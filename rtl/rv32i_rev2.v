==> flow/design.v <==
`default_nettype none
`timescale 1ns / 1ps
module regfile_t(
    input clk,
    input [4:0] rs1, output reg [31:0] rs1_data,                
    input [4:0] rs2, output reg [31:0] rs2_data,                
    input [4:0] rd,  input      [31:0] rd_data,  input rd_wr    
    );
  reg [31:0] X1[31:0];
  reg [31:0] X2[31:0];
  wire [31:0] dbg_reg_zero = X1[0];
  wire [31:0] dbg_reg_ra   = X1[1];
  wire [31:0] dbg_reg_sp   = X1[2];
  wire [31:0] dbg_reg_gp   = X1[3];
  wire [31:0] dbg_reg_tp   = X1[4];
  wire [31:0] dbg_reg_t0   = X1[5];
  wire [31:0] dbg_reg_t1   = X1[6];
  wire [31:0] dbg_reg_t2   = X1[7];
  wire [31:0] dbg_reg_fp   = X1[8];
  wire [31:0] dbg_reg_s1   = X1[9];
  wire [31:0] dbg_reg_a0   = X1[10];
  wire [31:0] dbg_reg_a1   = X1[11];
  wire [31:0] dbg_reg_a2   = X1[12];
  wire [31:0] dbg_reg_a3   = X1[13];
  wire [31:0] dbg_reg_a4   = X1[14];
  wire [31:0] dbg_reg_a5   = X1[15];
  wire [31:0] dbg_reg_a6   = X1[16];
  wire [31:0] dbg_reg_a7   = X1[17];
  always @(posedge clk) begin
    if (rd_wr) begin
      X1[rd] <= rd_data;
      X2[rd] <= rd_data;
    end
    rs1_data <= (rs1 == 0) ? 32'd0 : X1[rs1];
    rs2_data <= (rs2 == 0) ? 32'd0 : X2[rs2];
  end
endmodule
module alu_t(
    input clk,
    input [31:0] lhs,
    input [31:0] rhs,
    input [ 4:0] shamt,
    input [ 9:0] control,
    output reg [31:0] result,
    output reg lt,
    output reg ltu,
    output reg eq
    );
  wire [32:0] minus = {1'b1, ~rhs} + {1'b0,lhs} + 33'b1;   
  always @* begin
    lt  = (lhs[31] ^ rhs[31]) ? lhs[31] : minus[32];       
    ltu = minus[32];                                       
    eq  = (minus[31:0] == 0);                              
  end
  always @(posedge clk) begin
    case (1'b1)
    control[0]: result <= lhs + rhs;
    control[1]: result <= minus[31:0];
    control[2]: result <= lhs ^ rhs;
    control[3]: result <= lhs | rhs;
    control[4]: result <= lhs & rhs;
    control[5]: result <= lhs << shamt;
    control[6]: result <= $signed({ control[7] & lhs[31], lhs }) >>> shamt;
    control[8]: result <= { 31'd0, ltu };
    control[9]: result <= { 31'd0, lt };
    endcase
  end
endmodule
module rv32i_cpu_rev2_t(
    input             clk,
    input             reset,
    input             hold,
    input      [31:0] mem_data_in,
    output reg [ 3:0] mem_wr_mask,
    output reg [31:0] mem_addr,
    output reg [31:0] mem_data_out,
    output reg        mem_wr,
    output reg        mem_rd
    );
  reg [31:0] PC;
  reg [31:0] PC_NEXT;
  reg [ 4:0] rs1;
  reg [ 4:0] rs2;
  reg [ 4:0] rd;
  reg [31:0] imm;
  reg        bit30;   
  reg [7:0] funct3;  
  wire is_SHIFTI = is_ALUI & (funct3[1] | funct3[5]);   
  reg [8:0] group;   
  wire is_LOAD  = group[0];  
  wire is_ALUI  = group[1];  
  wire is_AUIPC = group[2];  
  wire is_STORE = group[3];  
  wire is_ALU   = group[4];  
  wire is_LUI   = group[5];  
  wire is_BRA   = group[6];  
  wire is_JALR  = group[7];  
  wire is_JAL   = group[8];  
  reg  [31:0] rd_data;
  reg         rd_wr;
  wire [31:0] rs1_data;
  wire [31:0] rs2_data;
  regfile_t regs(clk,
                 is_LUI ? 5'd0 : rs1, rs1_data,    
                 rs2, rs2_data,                    
                 rd, rd_data, rd_wr);              
  wire [31:0] alu_res;
  reg  [ 9:0] alu_ctrl;
  wire is_LT;
  wire is_LTU;
  wire is_EQ;
  alu_t alu(clk,
    (is_AUIPC | is_JAL) ? PC       : rs1_data,     
    (is_BRA   | is_ALU) ? rs2_data : imm,          
    is_ALUI ? rs2 : rs2_data[4:0],                 
    alu_ctrl,                                      
    alu_res,                                       
    is_LT,
    is_LTU,
    is_EQ);
  reg [7:0] ld_byte;
  always @* begin
    case (mem_addr[1:0])
    2'b00: ld_byte = mem_data_in[ 7: 0];
    2'b01: ld_byte = mem_data_in[15: 8];
    2'b10: ld_byte = mem_data_in[23:16];
    2'b11: ld_byte = mem_data_in[31:24];
    endcase
  end
  reg [15:0] ld_half;
  always @* begin
    case (mem_addr[1])
    1'b0: ld_half = mem_data_in[15: 0];
    1'b1: ld_half = mem_data_in[31:16];
    endcase
  end
  reg [31:0] ld_word;
  always @* begin
    case (1'b1)
    funct3[0]: ld_word = { {24{ld_byte[ 7]}}, ld_byte };  
    funct3[1]: ld_word = { {16{ld_half[15]}}, ld_half };  
    default:   ld_word = mem_data_in;                     
    funct3[4]: ld_word = { 24'd0, ld_byte };              
    funct3[5]: ld_word = { 16'd0, ld_half };              
    endcase
  end
  always @(posedge clk) begin
    case (1'b1)
    is_JAL,
    is_JALR: rd_data = PC + 4;           
    is_LOAD: rd_data = ld_word;
    default: rd_data = alu_res;          
    endcase
  end
  always @(posedge clk) begin
    if (is_ALU | is_ALUI) begin
      case (1'b1)
      funct3[0]: begin
        alu_ctrl = (is_ALU & bit30) ? 'b0000000010 :  
                                      'b0000000001;   
      end
      funct3[1]: alu_ctrl =           'b0000100000;   
      funct3[2]: alu_ctrl =           'b1000000000;   
      funct3[3]: alu_ctrl =           'b0100000000;   
      funct3[4]: alu_ctrl =           'b0000000100;   
      funct3[5]: begin
        alu_ctrl = (bit30) ?          'b0011000000 :  
                                      'b0001000000;   
      end
      funct3[6]: alu_ctrl =           'b0000001000;   
      funct3[7]: alu_ctrl =           'b0000010000;   
      endcase
    end else begin
      alu_ctrl =                      'b0000000001;   
    end
  end
  reg [8:0] stage;
  always @(posedge clk) begin
    stage  <= 0;
    rd_wr  <= 0;
    mem_wr <= 0;
    mem_rd <= 0;
    if (reset) begin
      stage[0] <= 1;
      rd    <= 0;
      PC    <= 32'hf0000000;  
    end else begin
      case (1'b1)
      stage[0]: begin    
        mem_addr <= PC;
        mem_rd   <= 1;
        stage[1] <= 1;
      end
      stage[1]: begin    
        stage[2] <= 1;
      end
      stage[2]: begin    
        rd     <= mem_data_in[11: 7];
        rs1    <= mem_data_in[19:15];
        rs2    <= mem_data_in[24:20];
        bit30  <= mem_data_in[30];
        case (mem_data_in[6:2])
        default   group <= 0;
        5'b00000: group <= 9'b000000001;  
        5'b00100: group <= 9'b000000010;  
        5'b00101: group <= 9'b000000100;  
        5'b01000: group <= 9'b000001000;  
        5'b01100: group <= 9'b000010000;  
        5'b01101: group <= 9'b000100000;  
        5'b11000: group <= 9'b001000000;  
        5'b11001: group <= 9'b010000000;  
        5'b11011: group <= 9'b100000000;  
        endcase
        case (mem_data_in[14:12])
        3'b000: funct3 <= 8'b00000001;
        3'b001: funct3 <= 8'b00000010;
        3'b010: funct3 <= 8'b00000100;
        3'b011: funct3 <= 8'b00001000;
        3'b100: funct3 <= 8'b00010000;
        3'b101: funct3 <= 8'b00100000;
        3'b110: funct3 <= 8'b01000000;
        3'b111: funct3 <= 8'b10000000;
        endcase
        stage[3] <= 1;
      end
      stage[3]: begin    
        case (1'b1)
        is_STORE: imm <= {{21{mem_data_in[31]}}, mem_data_in[30:25], mem_data_in[11:7]};
        is_BRA:   imm <= {{20{mem_data_in[31]}}, mem_data_in[7], mem_data_in[30:25], mem_data_in[11:8], 1'b0};
        is_LUI,
        is_AUIPC: imm <= {mem_data_in[31:12], 12'b0};
        is_JAL:   imm <= {{13{mem_data_in[31]}}, mem_data_in[19:12], mem_data_in[30:21], 1'b0};
        is_JALR,
        is_LOAD,
        is_ALUI:  imm <= {{21{mem_data_in[31]}}, mem_data_in[30:20]};
        endcase
        stage[4] <= 1;
      end
      stage[4]: begin    
        mem_addr <= rs1_data + imm;
        mem_rd   <= is_LOAD;
        stage[5] <= 1;
      end
      stage[5]: begin    
        stage[6] <= 1;
      end
      stage[6]: begin    
        rd_wr <= is_ALU | is_ALUI | is_JAL | is_JALR | is_AUIPC | is_LOAD | is_LUI;
        case (1'b1)
        is_BRA: begin
          case (1'b1)
          funct3[0]: PC_NEXT =  is_EQ  ? PC + imm : PC + 4;  
          funct3[1]: PC_NEXT = !is_EQ  ? PC + imm : PC + 4;  
          funct3[4]: PC_NEXT =  is_LT  ? PC + imm : PC + 4;  
          funct3[5]: PC_NEXT = !is_LT  ? PC + imm : PC + 4;  
          funct3[6]: PC_NEXT =  is_LTU ? PC + imm : PC + 4;  
          funct3[7]: PC_NEXT = !is_LTU ? PC + imm : PC + 4;  
          endcase
        end
        is_JAL,
        is_JALR: PC_NEXT = alu_res;
        default: PC_NEXT = PC + 4;
        endcase
        stage[7] <= 1;
      end
      stage[7]: begin   
        mem_addr     <= alu_res;
        mem_wr       <= is_STORE;
        case (1'b1)
        funct3[0]: mem_data_out <= {4{rs2_data[7:0]}};
        funct3[1]: mem_data_out <= {2{rs2_data[15:0]}};
        funct3[2]: mem_data_out <=    rs2_data;
        endcase
        case (alu_res[1:0])
        2'b00: mem_wr_mask <= funct3[0] ? 4'b0001 : funct3[1] ? 4'b0011 : 4'b1111;
        2'b01: mem_wr_mask <=             4'b0010;
        2'b10: mem_wr_mask <= funct3[0] ? 4'b0100 :             4'b1100;
        2'b11: mem_wr_mask <=             4'b1000;
        endcase
        stage[8] <= 1;
      end
      stage[8]: begin   
        PC <= PC_NEXT;
        stage[0] <= 1;
      end
      endcase
    end
  end
endmodule
# Reports on rv32i_cpu_rev2_t
# Tool output for the design above, in the order of the flow.
# Line numbers count from 1 in the design file above.
# Operators: Yosys type, input widths -> output width; for muxes data width and select width s.
# Library cell names are shortened.
# Not given: n/a
# design
design	rv32i_cpu_rev2_t
clock	clk
cell_library	sky130hd
lib_corner	tt_025C_1v80

# Word-level counts
# Yosys after proc, flatten, opt, wreduce and memory -nomap, before mapping. Memory bits, and registers merged into a memory's read port (data or address), are not among the register bits. Print and check cells are not counted. Equal cells are merged and count once.
# Memory sizes are those after Yosys's memory passes, which may raise the word count (mostly to a power of two), join words into wider ones and drop unused or constant bits.
# bits
ff_bits	174
mem_bits_ro	64
clocked_rd_ports_x_width	8
memories	1
inputBits	35
out_inout_bits	70
word_cells	67
# classes
add_sub_neg	1
n_eq	5
muxes	21
logic	9
reduce_logical	15
# mem_list
name	words	width	rd	wr	line_no	rtl
(no name shown)	8	8	1	0	214	case (mem_data_in[14:12])
# ops
operator	count
$mux 32	4
$add 32x3->32 const B	1
$mux 1	17
$reduce_and 10->1	1
$not 1->1	9
$reduce_and 9->1	1
$reduce_and 8->1	1
$reduce_or 8->1	1
$reduce_and 7->1	1
$reduce_or 7->1	1
$ne 2x2->1 const B	3
$ne 3x3->1 const B	2
$reduce_bool 3->1	2
$reduce_or 6->1	1
$logic_not 5->1	1
$reduce_or 5->1	1
$reduce_and 4->1	1
$reduce_or 4->1	1
$reduce_or 3->1	1
$reduce_or 2->1	1

# Logic depth
# Yosys ltp: most cells in a row. Word level: on the elaborated netlist, between registers, memories and ports. Mapped: between sequential cells and ports; inverters and the memories' decode and read muxes count.
# depth
depth_word	9
ABC_AREA	0
mapped_depth	6
ltp_nobuf	5

# Synthesis result
# The flow's flattened synthesis, as Yosys stat reports it; memories are mapped. The netlist is that of the ABC_AREA named above (0 if unset); the other value can give another one.
# The area totals of this step are shown rounded.
# by_type
cell_type	count
edfxtp_1	64
dfxtp_1	41
buf_4	37
nand2_1	74
xor2_1	19
a21oi_1	29
xnor2_1	9
nor4_2	6
nand3_1	10
nor2_1	12
and4_1	4
nand3b_1	4
nor3_1	6
clkbuf_1	7
and3_1	4
buf_2	5
inv_1	6
nand4_4	1
# Other cell types: 18; their cells: 23.
# synth_totals
mapped_cells	361
mapped_area_um2	4300
seqArea_um2	2700
flip_flops	105
n_buf	50
# The figures by module come from a second, unflattened synthesis with its own total; it is not the netlist above.
# unflattened
hier_cells	4330
hier_area_um2	66000
# Each row is one instance without its submodules.
# modules
module	instances	n_cells	area_um2	mod_seq_area_um2
regfile_t	1	2488	48000	32000
alu_t	1	1344	10000	960
rv32i_cpu_rev2_t	1	498	7100	5000

# Timing after synthesis
# OpenSTA on the mapped netlist: ideal clock, no wires. The path of least setup slack (recovery checks aside). Input and output delay are each 20% of the period. Register names are those of the netlist, which keeps one name where synthesis merged equal registers.
# synth_timing
kind	input to register
from	input port reset
to	register PC_NEXT[0]
clock_period_ns	3.56
input_delay_ns	0.712
launch_ns	0.712
arrival_time_ns	2.554
slack_ns	0.585
path_delay_ns	2.263
stages	4
path_buffers	1
synth_period_reached_ns	2.975
# "path_delay_ns" = arrival - input delay + setup time.
# "stages" counts driving pins, that of a launching flip-flop among them; a cell with two outputs on the path counts twice.
# "synth_period_reached_ns" = period - worst setup slack (recovery checks aside). The figure is calculated, with input and output delays left at 20% of the set period.
# The rows between start and end are the longest chain of elaborated cells between them; the timing report does not say that the signal goes this way. Where chains are equally long, one stands for them.
# Each line given opens the expression or statement behind the cell; cells for indexed reads and writes are added by Yosys, which also makes memories of some case tables.
# A register here has more assigning lines than the two given.
# synth_via
path_cell_list	clkbuf_1 > nor2_1 > nand3_1 > nor2_1
elab_chain_len	2
cells_between	2
lines_between	0
cone_classes	1 x logic; 1 x reduce/logical
# synth_lines
element	line_no	rtl
start: declaration	71	input             reset,
$not 1->1	n/a
$reduce_and 8->1	n/a
end: assignment	252	funct3[0]: PC_NEXT =  is_EQ  ? PC + imm : PC + 4;
end: assignment	253	funct3[1]: PC_NEXT = !is_EQ  ? PC + imm : PC + 4;
end: declaration	81	reg [31:0] PC_NEXT;

# Worst path after layout
# From the final timing report of entry B: the path of least setup slack in the routed layout; clock arrival at registers is part of the times.
# layout_timing
kind	input to register
from	input port reset
to	register mem_addr[11]
clock_period_ns	4.76
input_delay_ns	0.95
launch_ns	0.95
arrival_time_ns	2.81
slack_ns	2.00
stages	3
path_buffers	2
# The rows between start and end are the longest chain of elaborated cells between them; the timing report does not say that the signal goes this way. Where chains are equally long, one stands for them.
# A register here has more assigning lines than the two given.
# layout_via
path_cell_list	clkdlybuf4s50_1 > nor2_2 > buf_4
elab_chain_len	2
cells_between	2
lines_between	0
cone_classes	1 x logic; 1 x reduce/logical
# layout_lines
element	line_no	rtl
start: declaration	71	input             reset,
$not 1->1	n/a
$reduce_and 7->1	n/a
end: assignment	240	mem_addr <= rs1_data + imm;
end: assignment	267	mem_addr     <= alu_res;
end: declaration	75	output reg [31:0] mem_addr,

# rv32i_cpu_rev2_t through Yosys and OpenROAD on sky130hd: 2 stored runs, unordered, with their settings and measured results. The constraints put input and output delay at 20% of the set period each and load the outputs with 0.01 pF.
# "clock_period_reached_ns" = clock period - worst setup slack. The figure is calculated, with input and output delays left at 20% of the set period.
# By "worst_setup_path_time_ns" is meant the share of the clock period that the worst setup path is allowed (20% is reserved at inputs, 20% at outputs), minus its slack. Clock arrival times at its registers enter into it.
# By "fin_power_uw" is meant OpenSTA's value without simulated activity: inputs other than the clock are taken to toggle once in ten clock periods, and the tool carries that through the logic.
# The measured numbers are rounded.
# Settings: -- = not set for that run.
# Results: -- = not shown.
name,entry A,entry B
period_ns,4.79,4.76
CORE_UTILIZATION,72,40
PLACE_DENSITY_LB_ADDON,0.26,--
CELL_PAD_IN_SITES_GLOBAL_PLACEMENT,3,--
CELL_PAD_IN_SITES_DETAIL_PLACEMENT,2,--
ABC_AREA,1,--
GPL_TIMING_DRIVEN,1,--
CTS_CLUSTER_SIZE,62,--
CTS_CLUSTER_DIAMETER,257,--
SLEW_MARGIN,25,20
MIN_ROUTING_LAYER,met1,--
CAP_MARGIN,20,20
CORE_MARGIN,2,2
tns_setup_ns,--,0.000
holdWs_ns,--,0.47
worst_setup_path_time_ns,--,1.81
critical_path_kind,--,input to register
design_die_area_um2,--,12000
clock_period_reached_ns,--,2.763
finalUtil_pct,--,47
worstSetupSlack_ns,--,2.0
stdcell_area_um2,--,4800
fin_power_uw,--,1600
synthArea_um2,--,4300
# Entry A: stopped before the end: placement reported FLW-0024
